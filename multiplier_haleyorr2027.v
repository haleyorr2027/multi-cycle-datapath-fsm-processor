==> flow/design.v <==
module adder_8bit_haleyorr2027(a, b, cout, sum);
   input  [7:0] a, b;
   output       cout;
   output [7:0] sum;
    wire [8:0] result;
    assign result = a + b;
    assign sum  = result[7:0];
    assign cout = result[8];
endmodule
module multiplier_haleyorr2027(clock, reset_n, bus, multiplicand, product);
   input         clock;           
   input         reset_n;         
   input   [7:0] bus;             
   output  [7:0] multiplicand;    
   output [15:0] product;         
   wire select;
   wire loadA;
   wire loadB;
   wire shift;
   wire [16:0] product_reg;
   wire [7:0] sum;
   wire cout;
   wire [16:0] mux_in0;
   wire [16:0] mux_in1;
   wire [16:0] mux_out;
   reg_8bit_haleyorr2027 mulcand_reg (clock, reset_n, loadA, bus, multiplicand);
   adder_8bit_haleyorr2027 adder(multiplicand, product_reg[15:8], cout, sum);
   assign mux_in0[16:8] = 9'b0;
   assign mux_in0[7:0]  = bus;
   assign mux_in1 = product_reg[0] ? {cout, sum, product_reg[7:0]} : product_reg;
   mux2to1_17bit_haleyorr2027 mux(select, mux_in0, mux_in1, mux_out);
   shiftreg_17bit_haleyorr2027 shift_reg(clock, reset_n,loadB, shift, mux_out, product_reg);
   multiply_controller_haleyorr2027 controller(clock, reset_n, product_reg[0], select, loadA, loadB, shift);
   assign product = product_reg[15:0];
endmodule
module multiply_controller_haleyorr2027(clock, reset_n, lsb, select, loadA, loadB, shift);
   input  clock;      
   input  reset_n;    
   input  lsb;        
   output reg select;     
   output reg loadA;      
   output reg loadB;      
   output reg  shift;      
   parameter INIT_A = 2'd0,
             INIT_B = 2'd1,
             LOAD   = 2'd2,
             SHIFT  = 2'd3;
   reg [1:0] state;
   reg [2:0] count;
   always @(posedge clock, negedge reset_n) begin
    if (!reset_n) begin
        state <= INIT_A;
        count <= 3'd0;
    end else begin
        case(state)
            INIT_A:
                state <= INIT_B;
            INIT_B: begin
                count <= 3'd0;
                state <= LOAD;
            end
            LOAD:
                state <= SHIFT;
            SHIFT: begin
					 if (count == 3'd7) begin
						  state <= INIT_A;    
						  count <= 3'd0;  
					 end else begin
						  count <= count + 1'b1;
						  state <= LOAD;
					 end
				end
        endcase
    end
end
   always @(*) begin
      select = 1'b0;
      loadA  = 1'b0;
      loadB  = 1'b0;
      shift  = 1'b0;
      case(state)
         INIT_A: begin
            loadA = 1'b1;
         end
         INIT_B: begin
            select = 1'b0;
            loadB  = 1'b1;
         end
         LOAD: begin
            select = 1'b1;
            loadB  = 1'b1;
         end
         SHIFT: begin
            shift = 1'b1;
         end
      endcase
   end
endmodule
module mux2to1_17bit_haleyorr2027(select, in0, in1, out);
   input         select;
   input  [16:0] in0, in1;
   output [16:0] out;
	assign out = (select == 1'b0) ? in0 : in1;
endmodule
module reg_8bit_haleyorr2027(clock, reset_n, load, ins, outs);
   input        clock;      
   input        reset_n;    
   input        load;       
   input  [7:0] ins;        
   output reg [7:0] outs;       
	always @(posedge clock, negedge reset_n) begin
		if (!reset_n)
        outs <= 8'b00000000;  
      else if (load)
        outs <= ins;
	end
endmodule
module shiftreg_17bit_haleyorr2027(clock, reset_n, load, shift, ins, outs);
   input         clock;      
   input         reset_n;    
   input         load;       
   input         shift;      
   input  [16:0] ins;        
   output reg [16:0] outs;       
	always @(posedge clock, negedge reset_n) begin
		 if (!reset_n)
			  outs <= 17'b0;
		 else if (load)
			  outs <= ins;
		 else if (shift)
			  outs <= outs >> 1;   
	end
endmodule
---- Step by step through the tools: multiplier_haleyorr2027 ----
What the tools print for multiplier_haleyorr2027, step after step.
Lines are those of the file above, counted from 1.
Not given: --
set-up
  top module .............................. multiplier_haleyorr2027
  clock input ............................. clock
  standard-cell library ................... sky130hd
  library corner .......................... tt_025C_1v80

---- Word level ----
Counts by Yosys on the flattened word-level netlist (proc, flatten, opt, wreduce; memories kept). Register bits leave out memories and registers merged into their read ports (data or address). Print and check cells are left out. Cells with the same type and inputs are merged into one.
cells by class
  multiplexer cells ....................... 12
  bitwise gates (word level) .............. 0
  order comparisons ....................... 0
  eq/ne operators ......................... 6
  div/mod/pow operators ................... 0
  add/sub/neg operators ................... 2
  $mul .................................... 0
  shift operators ......................... 0
  reduce/logical cells .................... 10
operator list
  operator                                      number
  2-to-1 mux 17 bit                             4
  OR reduction 3 bit                            3
  adder 8 x 8 -> 9 bit                          1
  case mux 2 bit (select 4 bit)                 1
  case mux 1 bit (select 2 bit)                 4
  case mux 3 bit (select 2 bit)                 1
  equality test 2 bit with constant B           2
  AND reduction 2 bit                           2
  nonzero test 2 bit                            2
  OR reduction 2 bit                            2
  adder 3 x 1 -> 3 bit with constant B          1
  equality test 3 bit with constant B           1
  inequality test 3 bit with constant B         1
  2-to-1 mux 3 bit                              1
  equality test 2 x 1 -> 1 bit with constant B  1
  inequality test 2 bit with constant B         1
  zero test 2 bit                               1
  2-to-1 mux 2 bit                              1
bit counts
  input port bits ......................... 10
  bits in writable memories ............... 0
  output and inout bits ................... 24
  memory bits (read-only) ................. 0
  bits in latches ......................... 0
  register bits ........................... 30
  word-level cells ........................ 36
  memories ................................ 0
  word width x clocked read ports ......... 0

---- Logic depth ----
Yosys ltp: most cells in a row. Word level: on the elaborated netlist, between registers, memories and ports. Mapped: between sequential cells and ports; inverters and the memories' decode and read muxes count.
depth
  word-level depth ........................ 5
  ABC_AREA ................................ 0
  mapped depth ............................ 7
  depth with buffers taken out ............ 7

---- Netlist ----
Source: synth_stat.txt of the flow (Yosys; design flattened, memories mapped). It holds for the ABC_AREA given above (unset counts as 0); a run with the other value may have another netlist.
cell types
  type                       number  area in all (um^2)
  sky130_fd_sc_hd__dfrtp_1   31      775.744
  sky130_fd_sc_hd__buf_4     17      127.622
  sky130_fd_sc_hd__ha_1      10      125.12
  sky130_fd_sc_hd__mux2_2    8       90.086
  sky130_fd_sc_hd__o21ai_0   17      85.082
  sky130_fd_sc_hd__mux2i_1   8       80.077
  sky130_fd_sc_hd__nand2_1   13      48.797
  sky130_fd_sc_hd__nor2_1    10      37.536
  sky130_fd_sc_hd__a222oi_1  3       30.029
  sky130_fd_sc_hd__dfstp_2   1       26.275
  sky130_fd_sc_hd__nor4b_4   1       23.773
  sky130_fd_sc_hd__fa_1      1       20.019
  sky130_fd_sc_hd__nand2b_1  3       18.768
  sky130_fd_sc_hd__a211o_1   2       17.517
  sky130_fd_sc_hd__xnor2_1   2       17.517
  sky130_fd_sc_hd__a21o_1    2       15.014
  sky130_fd_sc_hd__a21oi_1   3       15.014
  sky130_fd_sc_hd__a22oi_1   2       15.014
Other cell types: 21; their cells: 28.
synthesis totals
  mapped area ............................. 1760.4 um^2
  sequential area ......................... 802.0 um^2
  flip-flop cells ......................... 32
  buffers ................................. 20
  cell count .............................. 162
The figures by module come from a second, unflattened synthesis with its own total; it is not the netlist above.
second synthesis, totals
  cells (unflattened synthesis) ........... 183
  area (unflattened synthesis) ............ 2150.8 um^2
Rows give one instance, submodules left out.
modules
  module                            cells  seq. area (um^2)  area (um^2)  instances
  shiftreg_17bit_haleyorr2027       73     425.4             787.0        1
  reg_8bit_haleyorr2027             17     200.2             331.6        1
  adder_8bit_haleyorr2027           42     0.0               324.1        1
  multiply_controller_haleyorr2027  21     176.4             297.8        1
  mux2to1_17bit_haleyorr2027        19     0.0               260.2        1
  multiplier_haleyorr2027           11     0.0               150.1        1

---- Path before layout ----
OpenSTA on the mapped netlist: ideal clock, no wires. The path of least setup slack (recovery checks aside). Input and output delay are each 20% of the period. Register names are those of the netlist, which keeps one name where synthesis merged equal registers.
timing path post-synthesis
  path type ............................... reg2reg
  from .................................... register mulcand_reg.outs[0]
  to ...................................... register shift_reg.outs[14]
  time at the first pin ................... 0 ps
  slack ................................... 1260 ps
  stages .................................. 8
  setup time .............................. 83 ps
  required time ........................... 3027 ps
  clock period ............................ 3110 ps
  buffers on the path ..................... 0
  arrival ................................. 1767 ps
  path delay .............................. 1850 ps
  synthesis period reached ................ 1850 ps
"path delay" is the arrival time less input delay plus setup time.
"stages" counts driving pins, that of a launching flip-flop among them; a cell with two outputs on the path counts twice.
"synthesis period reached" is the clock period less the worst setup slack; recovery checks do not enter. This is arithmetic on one report: input and output delays are still those of the set period (20% each).
The rows between start and end are the longest chain of elaborated cells between them; the timing report does not say that the signal goes this way. Where chains are equally long, one stands for them.
A line is the first line of the expression or statement that the cell stems from. Yosys adds cells for indexed reads and writes and turns some case tables into memories.
A register here has more assigning lines than the two given.
on the way, post-synthesis
  cell sequence ........................... sky130_fd_sc_hd__dfrtp_1 -> sky130_fd_sc_hd__ha_1 -> sky130_fd_sc_hd__fa_1 -> sky130_fd_sc_hd__a21o_1 -> sky130_fd_sc_hd__o21ai_0 -> sky130_fd_sc_hd__a21oi_1 -> sky130_fd_sc_hd__xnor2_1 -> sky130_fd_sc_hd__o21ai_0
  length of the longest elaborated chain .. 4
  elaborated cells between the ends (all ways) .. 4
  source lines of those cells ............. 4
  classes of those cells .................. 1 x add/sub; 3 x mux
ends and longest elaborated chain, post-synthesis
  element               RTL line  text
  start: declaration    110       output reg [7:0] outs;
  start: assignment     113       outs <= 8'b00000000;
  start: assignment     115       outs <= ins;
  adder 8 x 8 -> 9 bit  6         assign result = a + b;
  2-to-1 mux 17 bit     30
  2-to-1 mux 17 bit     103       assign out = (select == 1'b0) ? in0 : in1;
  2-to-1 mux 17 bit     128       else if (load)
  end: assignment       129       outs <= ins;
  end: assignment       131       outs <= outs >> 1;
  end: declaration      124       output reg [16:0] outs;

---- Path in the finished layout ----
From the final timing report of flow run A: the path of least setup slack in the routed layout; clock arrival at registers is part of the times.
The path's times are printed in steps of 10 ps; the period is the one set.
timing path after layout
  path type ............................... reg2reg
  from .................................... register shift_reg.outs[8]
  to ...................................... register shift_reg.outs[14]
  slack ................................... -120 ps
  clock period ............................ 1620 ps
  arrival ................................. 1900 ps
  time at the first pin ................... 280 ps
  setup time .............................. 120 ps
  stages .................................. 8
  buffers on the path ..................... 0
  required time ........................... 1780 ps
The rows between start and end are the longest chain of elaborated cells between them; the timing report does not say that the signal goes this way. Where chains are equally long, one stands for them.
A register here has more assigning lines than the two given.
on the way, after layout
  cell sequence ........................... sky130_fd_sc_hd__dfrtp_1 -> sky130_fd_sc_hd__ha_2 -> sky130_fd_sc_hd__fa_2 -> sky130_fd_sc_hd__a21o_1 -> sky130_fd_sc_hd__o21ai_2 -> sky130_fd_sc_hd__a21oi_2 -> sky130_fd_sc_hd__xnor2_1 -> sky130_fd_sc_hd__o21ai_1
  length of the longest elaborated chain .. 4
  elaborated cells between the ends (all ways) .. 4
  source lines of those cells ............. 4
  classes of those cells .................. 1 x add/sub; 3 x mux
ends and longest elaborated chain, after layout
  element               RTL line  text
  start: declaration    124       output reg [16:0] outs;
  start: assignment     129       outs <= ins;
  start: assignment     131       outs <= outs >> 1;
  adder 8 x 8 -> 9 bit  6         assign result = a + b;
  2-to-1 mux 17 bit     30
  2-to-1 mux 17 bit     103       assign out = (select == 1'b0) ? in0 : in1;
  2-to-1 mux 17 bit     128       else if (load)
  end: assignment       129
  end: assignment       131
  end: declaration      124

Add stored flow runs of multiplier_haleyorr2027

multiplier_haleyorr2027 through Yosys and OpenROAD on sky130hd: 2 stored runs, unordered, with their settings and measured results. The constraints put input and output delay at 20% of the set period each and load the outputs with 0.01 pF.
"clock period achieved" is the run's clock period less its worst setup slack. It is reckoned from that one timing run; input and output delays stay at 20% of the period that was set.
By "critical path time" is meant the share of the clock period that the worst setup path is allowed (20% is reserved at inputs, 20% at outputs), minus its slack. Clock arrival times at its registers enter into it.
"power consumption": no workload was simulated; the value follows from the tool's default switching activity.
"critical path time" is known to 10 ps.

======== flow run A ========
==> flow/run.sh <==
#!/bin/bash
# the make line also repeats the synthesis and layout settings of config.mk as NAME=value (left out here)
make -C /OpenROAD-flow-scripts/flow DESIGN_CONFIG=/design/flow/config.mk WORK_HOME=/design/flow/orfs CLKGATE_MAP_FILE= finish
==> flow/config.mk <==
export PLATFORM = sky130hd
export DESIGN_NAME = multiplier_haleyorr2027
export DESIGN_NICKNAME = multiplier_haleyorr2027
export VERILOG_FILES = /design/flow/design.v
export SDC_FILE = /design/flow/constraint.sdc
export NUM_CORES = 4
export LEC_CHECK = 0
export CAP_MARGIN = 20
export CELL_PAD_IN_SITES_GLOBAL_PLACEMENT = 1
export CORE_ASPECT_RATIO = 0.87
export CORE_MARGIN = 2
export CORE_UTILIZATION = 17
export CTS_CLUSTER_SIZE = 14
export GPL_ROUTABILITY_DRIVEN = 1
export MAX_ROUTING_LAYER = met4
export PLACE_DENSITY = 0.6
export SLEW_MARGIN = 20
==> flow/constraint.sdc <==
create_clock -name core_clock -period 1.62 [get_ports {clock}]
set_input_delay 0.3240 -clock core_clock [delete_from_list [all_inputs] [get_ports {clock}]]
set_output_delay 0.3240 -clock core_clock [all_outputs]
set_load 0.01 [all_outputs]

-------- measured, flow run A --------
  area of the synthesized netlist ......... 1760.4 um^2
  clock period achieved ................... 1740 ps
  die size ................................ 11187.3 um^2
  worst slack on setup checks ............. -120 ps
  utilization in the final report ......... 24.8 %
  standard-cell area after routing ........ 2489.9 um^2
  post-route setup TNS .................... -311 ps
  critical path time ...................... 1740 ps
  worst setup path kind ................... reg2reg
  power consumption ....................... 3492 uW

======== flow run B ========
==> flow/run.sh <==
#!/bin/bash
# the make line also repeats the synthesis and layout settings of config.mk as NAME=value (left out here)
make -C /OpenROAD-flow-scripts/flow DESIGN_CONFIG=/design/flow/config.mk WORK_HOME=/design/flow/orfs CLKGATE_MAP_FILE= finish
==> flow/config.mk <==
export PLATFORM = sky130hd
export DESIGN_NAME = multiplier_haleyorr2027
export DESIGN_NICKNAME = multiplier_haleyorr2027
export VERILOG_FILES = /design/flow/design.v
export SDC_FILE = /design/flow/constraint.sdc
export NUM_CORES = 4
export LEC_CHECK = 0
export CAP_MARGIN = 0
export CORE_ASPECT_RATIO = 0.76
export CORE_MARGIN = 8
export CORE_UTILIZATION = 61
export CTS_CLUSTER_SIZE = 68
export GPL_ROUTABILITY_DRIVEN = 1
export GPL_TIMING_DRIVEN = 0
export MIN_ROUTING_LAYER = met2
export PLACE_DENSITY = 0.85
export SETUP_SLACK_MARGIN = 0.21
export SLEW_MARGIN = 20
export TNS_END_PERCENT = 100
==> flow/constraint.sdc <==
create_clock -name core_clock -period 1.72 [get_ports {clock}]
set_input_delay 0.3440 -clock core_clock [delete_from_list [all_inputs] [get_ports {clock}]]
set_output_delay 0.3440 -clock core_clock [all_outputs]
set_load 0.01 [all_outputs]

-------- measured, flow run B --------
  area of the synthesized netlist ......... 1760.4 um^2
  standard-cell area after routing ........ 2453.6 um^2
  post-route setup TNS .................... -364 ps
  critical path time ...................... 1870 ps
  worst setup path kind ................... reg2reg
  utilization in the final report ......... 86.7 %
  worst slack on setup checks ............. -146 ps
  clock period achieved ................... 1866 ps
  power consumption ....................... 3378 uW
  die size ................................ 4877.2 um^2
